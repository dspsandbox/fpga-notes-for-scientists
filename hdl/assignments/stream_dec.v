==> flow/design.v <==
module stream_dec #(
    parameter DATA_WIDTH = 16
)(
    input clk,
    input resetn,
    input [31 : 0] dec,
    input [DATA_WIDTH - 1 : 0] stream_i_tdata,
    input stream_i_tvalid,
    output stream_i_tready,
    output [DATA_WIDTH - 1 : 0] stream_o_tdata,
    output stream_o_tvalid,
    input stream_o_tready
);
    reg [31 : 0] counter;
    always @(posedge clk) begin
        if(resetn == 0) begin
            counter <= 1;
        end else begin
            if(counter < dec) begin
                counter <= counter + 1;
            end else begin
                counter <= 1;
            end
        end
    end
    assign stream_o_tdata = stream_i_tdata;
    assign stream_o_tvalid = (counter == 1) ? stream_i_tvalid : 0;
    assign stream_i_tready = (counter == 1) ? stream_o_tready : 0;
endmodule
Reports on stream_dec
Tool output for the design above, in the order of the flow.
Line numbers count from 1 in the design file above.
Cell names lack the library's common part.
Not given: --
Inputs
  top module: stream_dec
  clock port: clk
  standard-cell library: sky130hd
  library corner: tt_025C_1v80

Word level
Counts by Yosys on the flattened word-level netlist (proc, flatten, opt, wreduce; memories kept). Register bits leave out memories and registers merged into their read ports (data or address); mux counts leave out enables and synchronous resets folded into registers. Print and check cells are left out. Cells with the same type and inputs are merged into one.
Bit counts
  flip-flop bits (word level): 32
  input port bits: 52
  output and inout bits: 18
  word-level cells: 7
Cells by class
  add/subtract/negate cells: 1
  $lt $le $gt $ge: 1
  equal/unequal tests: 1
  multiplexer cells: 2
  reduce/logical cells: 1
Operators by type and width (count)
  adder 32 x 1 -> 32 bit (second input constant): 1
  equality test 32 x 1 -> 1 bit (second input constant): 1
  less-than comparator 32 bit: 1
  AND reduction 2 bit: 1
  two-way mux 1 bit: 2

Longest topological paths
Yosys ltp: most cells in a row. Word level: on the elaborated netlist, between registers, memories and ports. Mapped: between sequential cells and ports; inverters and the memories' decode and read muxes count.
Logic depth
  depth after elaboration: 2
  ABC_AREA: 0
  gate-level depth with buffers: 8

Synthesis result
Source: synth_stat.txt of the flow (Yosys; design flattened, memories mapped). It holds for the ABC_AREA given above (unset counts as 0); a run with the other value may have another netlist.
Cells by type (count)
  dfxtp_1: 32
  ha_1: 33
  nor3_1: 34
  xor2_1: 19
  inv_1: 36
  buf_4: 16
  nand4_1: 16
  xnor2_1: 9
  nand2_1: 20
  a21oi_1: 9
  nand3_1: 9
  nor4_1: 7
  buf_2: 8
  a211oi_2: 3
  and4_1: 4
  o21ai_0: 7
  nor2_1: 9
  and3_1: 4
Not listed: further types 17, cells in them 27.
Synthesis totals
  cell count: 302
  chip area (Yosys): 2468.6 sq um
  sequential part of the area: 640.6 sq um
  mapped flip-flops: 32

Worst setup path after synthesis
Path of least setup slack by OpenSTA after synthesis, without wires, with an ideal clock, recovery checks aside; 20% of the period is set as input and as output delay. Where synthesis merged equal registers, the netlist keeps one of their names.
Path after synthesis
  path kind: input to register
  start point: in dec[13]
  end point: reg counter[0]
  clock period: 4.25 ns
  external input delay: 0.850 ns
  setup time: 0.127 ns
  time at the first pin: 0.850 ns
  arrival: 2.335 ns
  slack: 1.788 ns
  delay of the path: 1.612 ns
  stages on the path: 7
  synthesis period reached: 2.462 ns
"delay of the path" is the arrival time less input delay plus setup time.
"stages on the path": output pins that drive a net of the path, with the launching flip-flop's if there is one; two outputs of one cell count as two.
"synthesis period reached" is the clock period less the worst setup slack; recovery checks do not enter. This is arithmetic on one report: input and output delays are still those of the set period (20% each).
Between the ends stands the longest chain of elaborated cells between them, by number of cells; it is not shown to be the way that was timed. Of several equally long chains one is given.
Each line given opens the expression or statement behind the cell; cells for indexed reads and writes are added by Yosys, which also makes memories of some case tables.
At most two assigning lines are given for a register; there are more.
Between the ends, after synthesis
  cell sequence: inv_1 -> ha_1 -> a211oi_2 -> o22ai_1 -> a2111oi_0 -> o22ai_1 -> or3_1
  length of the longest elaborated chain: 2
RTL lines, path after synthesis
  start, declared: RTL line 6  | input [31 : 0] dec,
  less-than comparator 32 bit: RTL line 19  | if(counter < dec) begin
  AND reduction 2 bit
  end, assigned: RTL line 17  | counter <= 1;
  end, assigned: RTL line 20  | counter <= counter + 1;
  end, declared: RTL line 14  | reg [31 : 0] counter;

Timing after layout
From the final timing report of stored run 1: the path of least setup slack in the routed layout; clock arrival at registers is part of the times.
Path post-layout
  path kind: register to register
  start point: reg counter[30]
  end point: reg counter[19]
  clock period: 2.09 ns
  setup time: 0.11 ns
  time at the first pin: 0.29 ns
  arrival: 2.34 ns
  slack: -0.07 ns
  stages on the path: 8
Between the ends stands the longest chain of elaborated cells between them, by number of cells; it is not shown to be the way that was timed. Of several equally long chains one is given.
At most two assigning lines are given for a register; there are more.
Between the ends, post-layout
  cell sequence: dfxtp_2 -> buf_6 -> ha_4 -> nand4_1 -> or2_2 -> o311ai_4 -> buf_6 -> nor3_1
  length of the longest elaborated chain: 2
RTL lines, path post-layout
  start, declared: RTL line 14  | reg [31 : 0] counter;
  start, assigned: RTL line 17  | counter <= 1;
  start, assigned: RTL line 20  | counter <= counter + 1;
  less-than comparator 32 bit: RTL line 19  | if(counter < dec) begin
  AND reduction 2 bit
  end, assigned: RTL line 17
  end, assigned: RTL line 20
  end, declared: RTL line 14

==> runs of stream_dec <==
Module stream_dec, platform sky130hd: 2 stored runs of the flow (Yosys, OpenROAD) with differing settings, in no particular order. Input and output delays are each 20% of the period that was set; the output load is 0.01 pF.
"achieved clock period (ns)": clock period set for the run, less the worst setup slack. It is reckoned from that one timing run; input and output delays stay at 20% of the period that was set.
"worst setup path time (ns)" is the time allowed to the run's worst setup path (the clock period less input and output delay, where it has them) less its slack. Clock arrival times count: a late capture clock shortens it, a late launch clock lengthens it.
"finish__power__total" is the tool's figure for a default switching activity; nothing was simulated.

Flow files of stored run 1
==> flow/run.sh <==
#!/bin/bash
# the make line also repeats the synthesis and layout settings of config.mk as NAME=value (left out here)
make -C /OpenROAD-flow-scripts/flow DESIGN_CONFIG=/design/flow/config.mk WORK_HOME=/design/flow/orfs CLKGATE_MAP_FILE= finish
==> flow/config.mk <==
export PLATFORM = sky130hd
export DESIGN_NAME = stream_dec
export DESIGN_NICKNAME = stream_dec
export VERILOG_FILES = /design/flow/design.v
export SDC_FILE = /design/flow/constraint.sdc
export NUM_CORES = 4
export LEC_CHECK = 0
export CAP_MARGIN = 20
export CORE_MARGIN = 2
export CORE_UTILIZATION = 40
export SLEW_MARGIN = 20
==> flow/constraint.sdc <==
create_clock -name core_clock -period 2.09 [get_ports {clk}]
set_input_delay 0.4180 -clock core_clock [delete_from_list [all_inputs] [get_ports {clk}]]
set_output_delay 0.4180 -clock core_clock [all_outputs]
set_load 0.01 [all_outputs]

report of stored run 1
yosys chip area after synthesis (um^2): 2468.6
finish__design__die__area: 6816.1
finish__design__instance__area__stdcell: 3893.7
finish__design__instance__utilization: 0.6538
finish__timing__setup__ws: -0.066
finish__timing__setup__tns: -1.634
finish__timing__hold__ws: 0.566
finish__power__total: 1.551e-03
achieved clock period (ns): 2.156
worst setup path time (ns): 2.16
worst setup path kind: register to register

Flow files of stored run 2
==> flow/run.sh <==
#!/bin/bash
# the make line also repeats the synthesis and layout settings of config.mk as NAME=value (left out here)
make -C /OpenROAD-flow-scripts/flow DESIGN_CONFIG=/design/flow/config.mk WORK_HOME=/design/flow/orfs CLKGATE_MAP_FILE= finish
==> flow/config.mk <==
export PLATFORM = sky130hd
export DESIGN_NAME = stream_dec
export DESIGN_NICKNAME = stream_dec
export VERILOG_FILES = /design/flow/design.v
export SDC_FILE = /design/flow/constraint.sdc
export NUM_CORES = 4
export LEC_CHECK = 0
export CAP_MARGIN = 20
export CELL_PAD_IN_SITES_GLOBAL_PLACEMENT = 3
export CORE_MARGIN = 4
export CORE_UTILIZATION = 36
export CTS_CLUSTER_DIAMETER = 46
export GPL_ROUTABILITY_DRIVEN = 0
export HOLD_SLACK_MARGIN = -0.01
export SLEW_MARGIN = 20
==> flow/constraint.sdc <==
create_clock -name core_clock -period 2.05 [get_ports {clk}]
set_input_delay 0.4100 -clock core_clock [delete_from_list [all_inputs] [get_ports {clk}]]
set_output_delay 0.4100 -clock core_clock [all_outputs]
set_load 0.01 [all_outputs]

report of stored run 2
yosys chip area after synthesis (um^2): 2468.6
finish__design__die__area: 8246.5
finish__design__instance__area__stdcell: 3951.3
finish__design__instance__utilization: 0.6084
finish__timing__setup__ws: -0.063
finish__timing__setup__tns: -1.354
finish__timing__hold__ws: 0.555
finish__power__total: 1.409e-03
achieved clock period (ns): 2.113
worst setup path time (ns): 2.11
worst setup path kind: register to register
