==> flow/design.v <==
module stream_ctrl #(
    parameter DATA_WIDTH = 16
)(
    input clk,
    input resetn,
    input [31 : 0] samples,
    input trig, 
    input [DATA_WIDTH - 1 : 0] stream_i_tdata,
    input stream_i_tvalid,
    output stream_i_tready,
    output [DATA_WIDTH - 1 : 0] stream_o_tdata,
    output stream_o_tvalid,
    output stream_o_tlast,
    input stream_o_tready
);
    localparam [0:0] IDLE=0, RUNNING=1;
    reg state;
    reg [31 : 0] counter;
    reg trig_old;
    always @(posedge clk) begin
        if (resetn == 0) begin
            state <= IDLE;
            counter <= 0;
            trig_old <= 0;
        end else begin
            case(state)
                IDLE: begin
                    counter <= 0;
                    if((trig == 1) && (trig_old == 0)) begin
                        state <= RUNNING;
                    end
                end
                RUNNING: begin 
                    if((stream_i_tvalid == 1) && (stream_o_tready == 1)) begin
                        counter <= counter + 1;
                        if(counter == (samples - 1)) begin
                            state <= IDLE;
                        end
                    end
                end
            endcase
            trig_old <= trig;
        end
    end
    assign stream_o_tdata = stream_i_tdata;
    assign stream_o_tvalid = (state == RUNNING) ? stream_i_tvalid : 0;
    assign stream_i_tready = (state == RUNNING) ? stream_o_tready : 0;
    assign stream_o_tlast = ((state == RUNNING) && (counter == (samples - 1))) ? 1 : 0;
endmodule
# Step by step through the tools: stream_ctrl
# Tool output for the design above, in the order of the flow.
# Lines are those of the file above, counted from 1.
# Operators: Yosys type, input widths -> output width; for muxes data width and select width s.
# Library cell names are shortened.
# Not given: -
# inputs
design,stream_ctrl
clock,clk
lib,sky130hd
lib_corner,tt_025C_1v80

# Word-level counts
# Counts by Yosys on the flattened word-level netlist (proc, flatten, opt, wreduce; memories kept). Register bits leave out memories and registers merged into their read ports (data or address). Print and check cells are left out. Cells with the same type and inputs are merged into one.
# classes
mux,9
add_sub_neg,2
eq_ne,2
n_reduce_logical,3
logic,2
# op_table
op,count
$pmux 32 s2,1
$add 32x1->32 const B,1
$sub 32x1->32 const B,1
$eq 32x32->1,1
$mux 32,1
$mux 1,6
$logic_and 1x1->1,3
$not 1->1,2
$ne 2x1->1 const B,1
$pmux 1 s2,1
# bits
word_cells,21
reg_bits,34
out_inout_bits,19

# Depth
# Depth = most cells in a row (Yosys ltp): at word level without a register or memory, in the mapped netlist without a sequential cell, where the memories' decode and read muxes count.
# depth
word_depth,5
ABC_AREA,0
mapped_depth,10
mapped_depth_nobuf,9

# Mapped cells and area
# Source: synth_stat.txt of the flow (Yosys; design flattened, memories mapped). It holds for the ABC_AREA given above (unset counts as 0); a run with the other value may have another netlist.
# mapped
seqArea_um2,680.7
n_buf,30
area_um2,2859.0
ff_cells,34
mapped_cells,373
# types
cell,count,area_total_um2
dfxtp_1,34,680.653
xor2_1,36,315.302
xnor2_1,24,210.202
nor2_1,40,150.144
buf_4,16,120.115
nand4_1,17,106.352
nand2_1,27,101.347
nand3_1,19,95.091
nor4_1,12,75.072
nor3_1,13,65.062
or3_1,10,62.56
o21ai_0,10,50.048
clkbuf_1,12,45.043
a21oi_1,8,40.038
and3_1,6,37.536
a2111oi_0,4,35.034
and4_1,4,35.034
inv_1,9,33.782
# Other cell types: 35; their cells: 72.

# Worst setup path after synthesis
# OpenSTA on the mapped netlist: ideal clock, no wires. The path of least setup slack (recovery checks aside). Input and output delay are each 20% of the period. Register names are those of the netlist, which keeps one name where synthesis merged equal registers.
# synth_timing
path_kind,in2out
startpoint,in samples[14]
endpoint,out stream_o_tlast
path_slack_ns,0.992
path_delay_ns,2.218
clock_period_ns,5.35
t_arrival_ns,3.288
launch_ns,1.070
path_buffers,1
in_delay_ns,1.070
out_delay_ns,1.070
stages,7
synth_period_reached_ns,4.358
# "path_delay_ns" is the arrival time less input delay plus setup time.
# At an output port there is no setup time.
# "stages": output pins that drive a net of the path, with the launching flip-flop's if there is one; two outputs of one cell count as two.
# "synth_period_reached_ns" = period - worst setup slack (recovery checks aside). The figure is calculated, with input and output delays left at 20% of the set period.
# Between the ends stands the longest chain of elaborated cells between them, by number of cells; it is not shown to be the way that was timed. Of several equally long chains one is given.
# A line is the first line of the expression or statement that the cell stems from. Yosys adds cells for indexed reads and writes and turns some case tables into memories.
# synth_between
cell_sequence,or4_4 or3_1 buf_2 or4_4 a2111oi_4 nand4_1 nor2_1
elab_chain_cells,4
# synth_lines
item,line,source
start: declaration,6,"input [31 : 0] samples,"
$sub 32x1->32,48,assign stream_o_tlast = ((state == RUNNING) && (counter == (samples - 1))) ? 1 : 0;
$eq 32x32->1,48,
$logic_and 1x1->1,48,
$mux 1,48,
end: declaration,13,"output stream_o_tlast,"

# Timing after layout
# From the final timing report of flow run A: the path of least setup slack in the routed layout; clock arrival at registers is part of the times.
# layout_timing
path_kind,in2out
startpoint,in samples[5]
endpoint,out stream_o_tlast
stages,9
path_buffers,2
t_arrival_ns,4.99
out_delay_ns,1.29
path_slack_ns,0.18
in_delay_ns,1.29
clock_period_ns,6.46
launch_ns,1.29
# Between the ends stands the longest chain of elaborated cells between them, by number of cells; it is not shown to be the way that was timed. Of several equally long chains one is given.
# layout_between
cell_sequence,clkdlybuf4s50_1 nor4_1 nand3_1 o21a_1 or4_1 a31oi_1 nand4_1 nor2_1 clkdlybuf4s50_1
elab_chain_cells,4
# layout_lines
item,line,source
start: declaration,6,"input [31 : 0] samples,"
$sub 32x1->32,48,assign stream_o_tlast = ((state == RUNNING) && (counter == (samples - 1))) ? 1 : 0;
$eq 32x32->1,48,
$logic_and 1x1->1,48,
$mux 1,48,
end: declaration,13,"output stream_o_tlast,"

# Settings and measured results of 2 stored flow runs for module stream_ctrl (sky130hd), not sorted in any way. The constraints put input and output delay at 20% of the set period each and load the outputs with 0.01 pF.
# "period_less_ws_ns" is the run's clock period less its worst setup slack. It is reckoned from that one timing run; input and output delays stay at 20% of the period that was set.
# "worstPathTime_ns": the worst setup path's part of the clock period (all of it between registers, 20% less for each end at a port) less its slack. A launch clock that arrives late makes it longer, a capture clock that arrives late makes it shorter.
# By "final_power_mw" is meant OpenSTA's value without simulated activity: inputs other than the clock are taken to toggle once in ten clock periods, and the tool carries that through the logic.
# Among the settings, - means not set for that run.
# Among the results, - means that no value is shown for the run.
stored run,period_ns,CORE_UTILIZATION,PLACE_DENSITY_LB_ADDON,ABC_AREA,GPL_TIMING_DRIVEN,MAX_ROUTING_LAYER,CAP_MARGIN,CORE_MARGIN,SLEW_MARGIN,PLACE_DENSITY,TNS_END_PERCENT,GPL_ROUTABILITY_DRIVEN,ys_area_um2,die_um2,stdcell_area_um2,finalUtil_pct,final_setup_ws_ns,final_setup_tns_ns,holdWs_ns,final_power_mw,period_less_ws_ns,worstPathTime_ns,path_kind
flow run A,6.46,63,0.27,0,0,met5,20,2,20,-,-,-,2859.0,5093.0,3555.9,81.7,0.179,0.000,0.526,0.4787,6.281,3.70,in2out
flow run B,3.45,70,-,-,-,-,20,2,20,0.71,5,1,-,-,-,-,-,-,-,-,-,-,-
# Flow run B: unfinished; error DPL-0038 in routing
